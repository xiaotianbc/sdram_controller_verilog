==> flow/design.v <==
module generate_clk (
        input      clk_raw,
        output     clk_50M,clk_50M_P
    );
    assign clk_50M=clk_raw;
    assign clk_50M_P=~clk_raw;
endmodule  
module sdram_aref (
        input      clk,
        input      rst_n,
        output reg [3:0]sdram_cmds,
        output wire [12:0]sdram_addrs,
        output      sdram_aref_req,
        input       sdram_aref_en,
        output      sdram_aref_done,
        input       sdram_init_done_flag
    );
    parameter CLK_FREQ_MHz = 50;
    localparam AREF_CNT_MAX=7 * CLK_FREQ_MHz;
    reg [$clog2(AREF_CNT_MAX+1)-1:0] aref_cnt;
    reg flag_aref_working;
    always @(posedge clk or negedge rst_n) begin
        if(!rst_n) begin
            flag_aref_working<= 1'b0;
        end
        else if (sdram_aref_en) begin
            flag_aref_working<= 1'b1;
        end
        else if(sdram_aref_done) begin
            flag_aref_working<= 1'b0;
        end
    end
    always @(posedge clk or negedge rst_n) begin
        if(!rst_n) begin
            aref_cnt <= 0;
        end
        else if (aref_cnt >= AREF_CNT_MAX)
            aref_cnt <= 0;
        else if (sdram_init_done_flag)
            aref_cnt <= aref_cnt+1'b1;
    end
    assign sdram_aref_req =(aref_cnt >= AREF_CNT_MAX)? 1'b1:1'b0;
    reg [2:0]sdram_aref_cmd_cnt;
    always @(posedge clk or negedge rst_n) begin
        if(!rst_n) begin
            sdram_aref_cmd_cnt <= 0;
        end
        else begin
            if (flag_aref_working) begin
                sdram_aref_cmd_cnt <= sdram_aref_cmd_cnt+1'b1;
            end
            else begin
                sdram_aref_cmd_cnt<=0;
            end
        end
    end
    assign sdram_addrs=13'b0_0100_0000_0000;
    localparam CMD_MODE_REG_SET = 4'b0000;
    localparam CMD_NOP = 4'b0111;
    localparam CMD_PRECHARGE_ALL_BANK = 4'b0010;
    localparam CMD_AUTO_REFRESH = 4'b0001;
    always @(posedge clk or negedge rst_n) begin
        if(!rst_n) begin
            sdram_cmds<= CMD_NOP;
        end
        else
        case (sdram_aref_cmd_cnt)
            1:
                sdram_cmds<= CMD_PRECHARGE_ALL_BANK;
            2:
                sdram_cmds<= CMD_AUTO_REFRESH;
            default:
                sdram_cmds<= CMD_NOP;
        endcase
    end
    assign sdram_aref_done = (sdram_aref_cmd_cnt >= 3) ?1'b1:1'b0;
endmodule  
module sdram_init (
        input      clk,
        input      rst_n,
        output reg [3:0]sdram_cmds,
        output wire [12:0]sdram_addrs,
        output      sdram_init_done
    );
    localparam  CLK_FREQ_MHz = 50;
    localparam  INIT_200US = 200_000/(1000/CLK_FREQ_MHz)+1;
    reg [$clog2(INIT_200US+1)-1:0] init_200us_cnt;
    wire init_start;
    reg [3:0]init_cmd_cnt;
    always @(posedge clk or negedge rst_n) begin
        if(!rst_n)
            init_200us_cnt <= 0;
        else if (~init_start) begin
            init_200us_cnt <=init_200us_cnt+1'b1 ;
        end
    end
    assign  init_start= init_200us_cnt>=INIT_200US;
    always @(posedge clk or negedge rst_n) begin
        if(!rst_n) begin
            init_cmd_cnt <= 0;
        end
        else if (init_start && ~sdram_init_done) begin
            init_cmd_cnt<=init_cmd_cnt+1'b1;
        end
    end
    localparam MODE_REG_SET = 4'b0000;
    localparam NOP = 4'b0111;
    localparam PRECHARGE_ALL_BANK = 4'b0010;
    localparam AUTO_REFRESH = 4'b0001;
    always @(posedge clk or negedge rst_n) begin
        if(!rst_n) begin
            sdram_cmds <= NOP;
        end
        else if (init_start)
        case (init_cmd_cnt)
            1:
                sdram_cmds <= PRECHARGE_ALL_BANK;
            2:
                sdram_cmds <= AUTO_REFRESH;
            6:
                sdram_cmds <= AUTO_REFRESH;
            10:
                sdram_cmds <= MODE_REG_SET;
            default:
                sdram_cmds <= NOP;
        endcase
    end
    assign sdram_addrs =
           (sdram_cmds==MODE_REG_SET)? 13'b0000_00_011_0010:
           13'b1111_11111_1111;
    assign sdram_init_done = init_cmd_cnt>=12;
endmodule  
module sdram_top (
        input      clk_raw,      
        input      rst_n,
        output   reg   CSn,
        output   reg   RASn,
        output   reg   CASn,
        output   reg   WEn,
        output   reg   [12:0]SDRAM_ADDR,
        output    [15:0]SDRAM_DQ,
        output    [1:0]SDRAM_BS,
        output    [1:0]SDRAM_DQM,
        output         SDRAM_CLK,
        output         SDRAM_CKE
    );
    wire 	clk;
    wire 	clk_P;       
    generate_clk u_generate_clk(
                     .clk_raw   		( clk_raw   		),
                     .clk_50M   		( clk   		),
                     .clk_50M_P 		( clk_P 		)
                 );
    localparam STATE_INIT   =   5'b00001;         
    localparam STATE_ARBIT  =   5'b00010;         
    localparam STATE_AREF   =   5'b00100;         
    localparam STATE_WRITE  =   5'b01000;         
    localparam STATE_READ   =   5'b10000;         
    wire [3:0]	sdram_init_cmds;
    wire 	sdram_init_done_flag;
    wire [12:0]sdram_init_addrs;
    wire [3:0]	    sdram_aref_cmds;
    wire [12:0]     sdram_aref_addrs;
    wire 	sdram_aref_done_flag;
    wire     sdram_aref_req;
    reg     sdram_aref_en;
    reg [4:0] state, next;
    always @(posedge clk or negedge rst_n) begin
        if(!rst_n) begin
            state<= STATE_INIT;
        end
        else begin
            state <= next;
        end
    end
    always @(*) begin
        case (state)
            STATE_INIT:
                next=sdram_init_done_flag?STATE_ARBIT:STATE_INIT;
            STATE_ARBIT:
                next=sdram_aref_en?STATE_AREF:STATE_ARBIT;
            STATE_AREF:
                next=sdram_aref_done_flag?STATE_ARBIT:STATE_AREF;
            default:
                next=STATE_ARBIT;
        endcase
    end
    always @(posedge clk or negedge rst_n) begin
        if(!rst_n) begin
            sdram_aref_en<= 0;
        end
        else begin
            if (state ==STATE_ARBIT && sdram_aref_req ) begin
                sdram_aref_en<= 1'b1;
            end
            else begin
                sdram_aref_en<= 1'b0;
            end
        end
    end
    always @(*) begin
        case (state)
            STATE_INIT: begin
                {CSn,RASn,CASn,WEn}=sdram_init_cmds;
                SDRAM_ADDR=sdram_init_addrs;
            end
            STATE_AREF: begin
                {CSn,RASn,CASn,WEn}=sdram_aref_cmds;
                SDRAM_ADDR=sdram_aref_addrs;
            end
            default:  begin
                {CSn,RASn,CASn,WEn}=sdram_aref_cmds;
                SDRAM_ADDR=sdram_aref_addrs;
            end
        endcase
    end
    assign SDRAM_DQM=2'b00;   
    assign SDRAM_CLK=clk_P;  
    assign SDRAM_CKE=1'b1;       
    assign SDRAM_BS=2'b00;  
    sdram_init u_sdram_init(
                   .clk             		( clk             		),
                   .rst_n           		( rst_n           		),
                   .sdram_cmds      		( sdram_init_cmds      		),
                   .sdram_addrs     		( sdram_init_addrs     		),
                   .sdram_init_done 		( sdram_init_done_flag 		)
               );
    sdram_aref u_sdram_aref(
                   .clk             		( clk             		),
                   .rst_n           		( rst_n           		),
                   .sdram_cmds      		( sdram_aref_cmds      		),
                   .sdram_addrs     		( sdram_aref_addrs     		),
                   .sdram_aref_req  		( sdram_aref_req  		),
                   .sdram_aref_en   		( sdram_aref_en   		),
                   .sdram_aref_done 		( sdram_aref_done_flag 		),
                   .sdram_init_done_flag    (sdram_init_done_flag)
               );
endmodule  
[From RTL to reports: sdram_top]
Tool output for the design above, in the order of the flow.
Lines are those of the file above, counted from 1.
Operators: Yosys type, input widths -> output width; for muxes data width and select width s.
Cell names lack the library's common part.
A cell with - has no value.
Design
  top: sdram_top
  clock: clk_raw
  library: sky130hd
  corner: tt_025C_1v80

[Word level]
Yosys after proc, flatten, opt, wreduce and memory -nomap, before mapping. Memory bits, and registers merged into a memory's read port (data or address), are not among the register bits. Print and check cells are not counted. Equal cells are merged and count once.
Bit counts
  bits in latches: 0
  register bits: 43
  elaborated cells: 51
  bits of input ports: 2
  bits in read-only memories: 0
  word width x clocked read ports: 0
  bits in writable memories: 0
  output and inout bits: 39
  memories kept: 0
Cells by class
  $mul: 0
  reduce/logical cells: 6
  multiplexer cells: 17
  div/mod/pow operators: 0
  eq/ne operators: 9
  magnitude comparators: 4
  add/sub/neg operators: 4
  bitwise operators: 2
  shift-type cells: 0
Operator list (number)
  $mux 13: 2
  $pmux 3 s3: 2
  $mux 9: 2
  $add 14x1->14 const B: 1
  $ge 14x14->1 const B: 1
  $add 9x1->9 const B: 1
  $ge 9x9->1 const B: 1
  $mux 3: 3
  $eq 3x1->1 const B: 2
  $eq 3x2->1 const B: 2
  $pmux 3 s2: 1
  $mux 1: 5
  $reduce_bool 2->1: 2
  $add 4x1->4 const B: 1
  $eq 4x1->1 const B: 1
  $eq 4x2->1 const B: 1
  $eq 4x3->1 const B: 1
  $ge 4x4->1 const B: 1
  $eq 4x4->1 const B: 1
  $logic_not 4->1: 1
  $mux 4: 1
  $add 3x1->3 const B: 1
  $ge 3x2->1 const B: 1
  $eq 3x3->1 const B: 1
  $logic_and 1x1->1: 2
  $not 1->1: 2
  $reduce_or 2->1: 1
  $mux 2: 1

[Logic depth]
Longest topological path by Yosys (ltp), each cell counted once; first at word level (registers and memories cut), then after technology mapping (sequential cells cut; the memories' decode and read muxes count).
Depth
  depth in word-level cells: 4
  ABC_AREA: 0
  depth in mapped cells: 8
  mapped depth without buffers: 6

[Netlist]
The flow's flattened synthesis, as Yosys stat reports it; memories are mapped. The netlist is that of the ABC_AREA named above (0 if unset); the other value can give another one.
Cells by type
  dfrtp_1: number 34, area in all 850.816 um2
  buf_4: number 33, area in all 247.738 um2
  dfstp_2: number 7, area in all 183.926 um2
  ha_1: number 12, area in all 150.144 um2
  xnor2_1: number 17, area in all 148.893 um2
  mux2_2: number 5, area in all 56.304 um2
  nor2_1: number 15, area in all 56.304 um2
  nand4_1: number 8, area in all 50.048 um2
  inv_1: number 11, area in all 41.29 um2
  and3_1: number 6, area in all 37.536 um2
  nand2_1: number 10, area in all 37.536 um2
  and2_1: number 5, area in all 31.28 um2
  nor2b_1: number 5, area in all 31.28 um2
  o2111ai_1: number 3, area in all 26.275 um2
  xor2_1: number 3, area in all 26.275 um2
  o21ai_0: number 5, area in all 25.024 um2
  nor3_1: number 4, area in all 20.019 um2
  a22o_1: number 2, area in all 17.517 um2
Not listed: further types 25, cells in them 37.
Mapped netlist
  cells in the netlist: 222
  chip area (Yosys): 0.0023147 mm2
  flip-flop cells: 41
  sequential part of the area: 0.0010347 mm2
  buffers: 39
The figures by module come from a second, unflattened synthesis with its own total; it is not the netlist above.
Unflattened totals
  cell total of the unflattened synthesis: 264
  area (unflattened synthesis): 0.0026525 mm2
Rows give one instance, submodules left out.
Modules
  sdram_init: area 0.0011949 mm2, sequential area 0.0005293 mm2, instances 1, cells 111
  sdram_aref: area 0.0009209 mm2, sequential area 0.0004041 mm2, instances 1, cells 98
  sdram_top: area 0.0005255 mm2, sequential area 0.0001013 mm2, instances 1, cells 53
  generate_clk: area 0.0000113 mm2, sequential area 0 mm2, instances 1, cells 2

# Flow runs of sdram_top

2 stored runs of sdram_top in the flow (synthesis by Yosys, layout by OpenROAD, sky130hd cells), in arbitrary order. Constraints: input delay and output delay 20% of the set period each, output load 0.01 pF.
"achieved clock period": clock period set for the run, less the worst setup slack. It is reckoned from that one timing run; input and output delays stay at 20% of the period that was set.
"worst setup path time" means the part of the period allowed to the worst setup path (the constraints hold back 20% at inputs and 20% at outputs) less its slack; where the path has registers, the arrival times of their clocks count too.
"power" is the tool's figure for a default switching activity; nothing was simulated.
[record 1] settings: period_ns=1.69, CORE_UTILIZATION=39, SETUP_SLACK_MARGIN=-0.02, PLACE_DENSITY_LB_ADDON=0.17, CELL_PAD_IN_SITES_GLOBAL_PLACEMENT=2, CELL_PAD_IN_SITES_DETAIL_PLACEMENT=2, TNS_END_PERCENT=95, GPL_ROUTABILITY_DRIVEN=0, CTS_CLUSTER_SIZE=14, CTS_CLUSTER_DIAMETER=145, CAP_MARGIN=0, MIN_ROUTING_LAYER=met1, CORE_MARGIN=2, SLEW_MARGIN=20
[record 1] result: chip area after synthesis (Yosys) 0.0023147 mm2, die area 0.0065675 mm2, standard-cell area of the final layout 0.0029428 mm2, utilization 0.506, worst setup slack after layout -0.399 ns, total negative slack -5.985 ns, power 1.739 mW, achieved clock period 2.089 ns, worst setup path time 2.09 ns, worst setup path kind register to register
[record 2] settings: period_ns=2.01, CORE_UTILIZATION=67, PLACE_DENSITY_LB_ADDON=0.07, CORE_ASPECT_RATIO=1.23, GPL_TIMING_DRIVEN=1, CAP_MARGIN=40, SLEW_MARGIN=25, CORE_MARGIN=2
[record 2] result: chip area after synthesis (Yosys) 0.0023147 mm2, die area 0.0039432 mm2, standard-cell area of the final layout 0.0024961 mm2, utilization 0.761, worst setup slack after layout 0.052 ns, total negative slack 0.000 ns, power 1.455 mW, achieved clock period 1.958 ns, worst setup path time 1.96 ns, worst setup path kind register to register
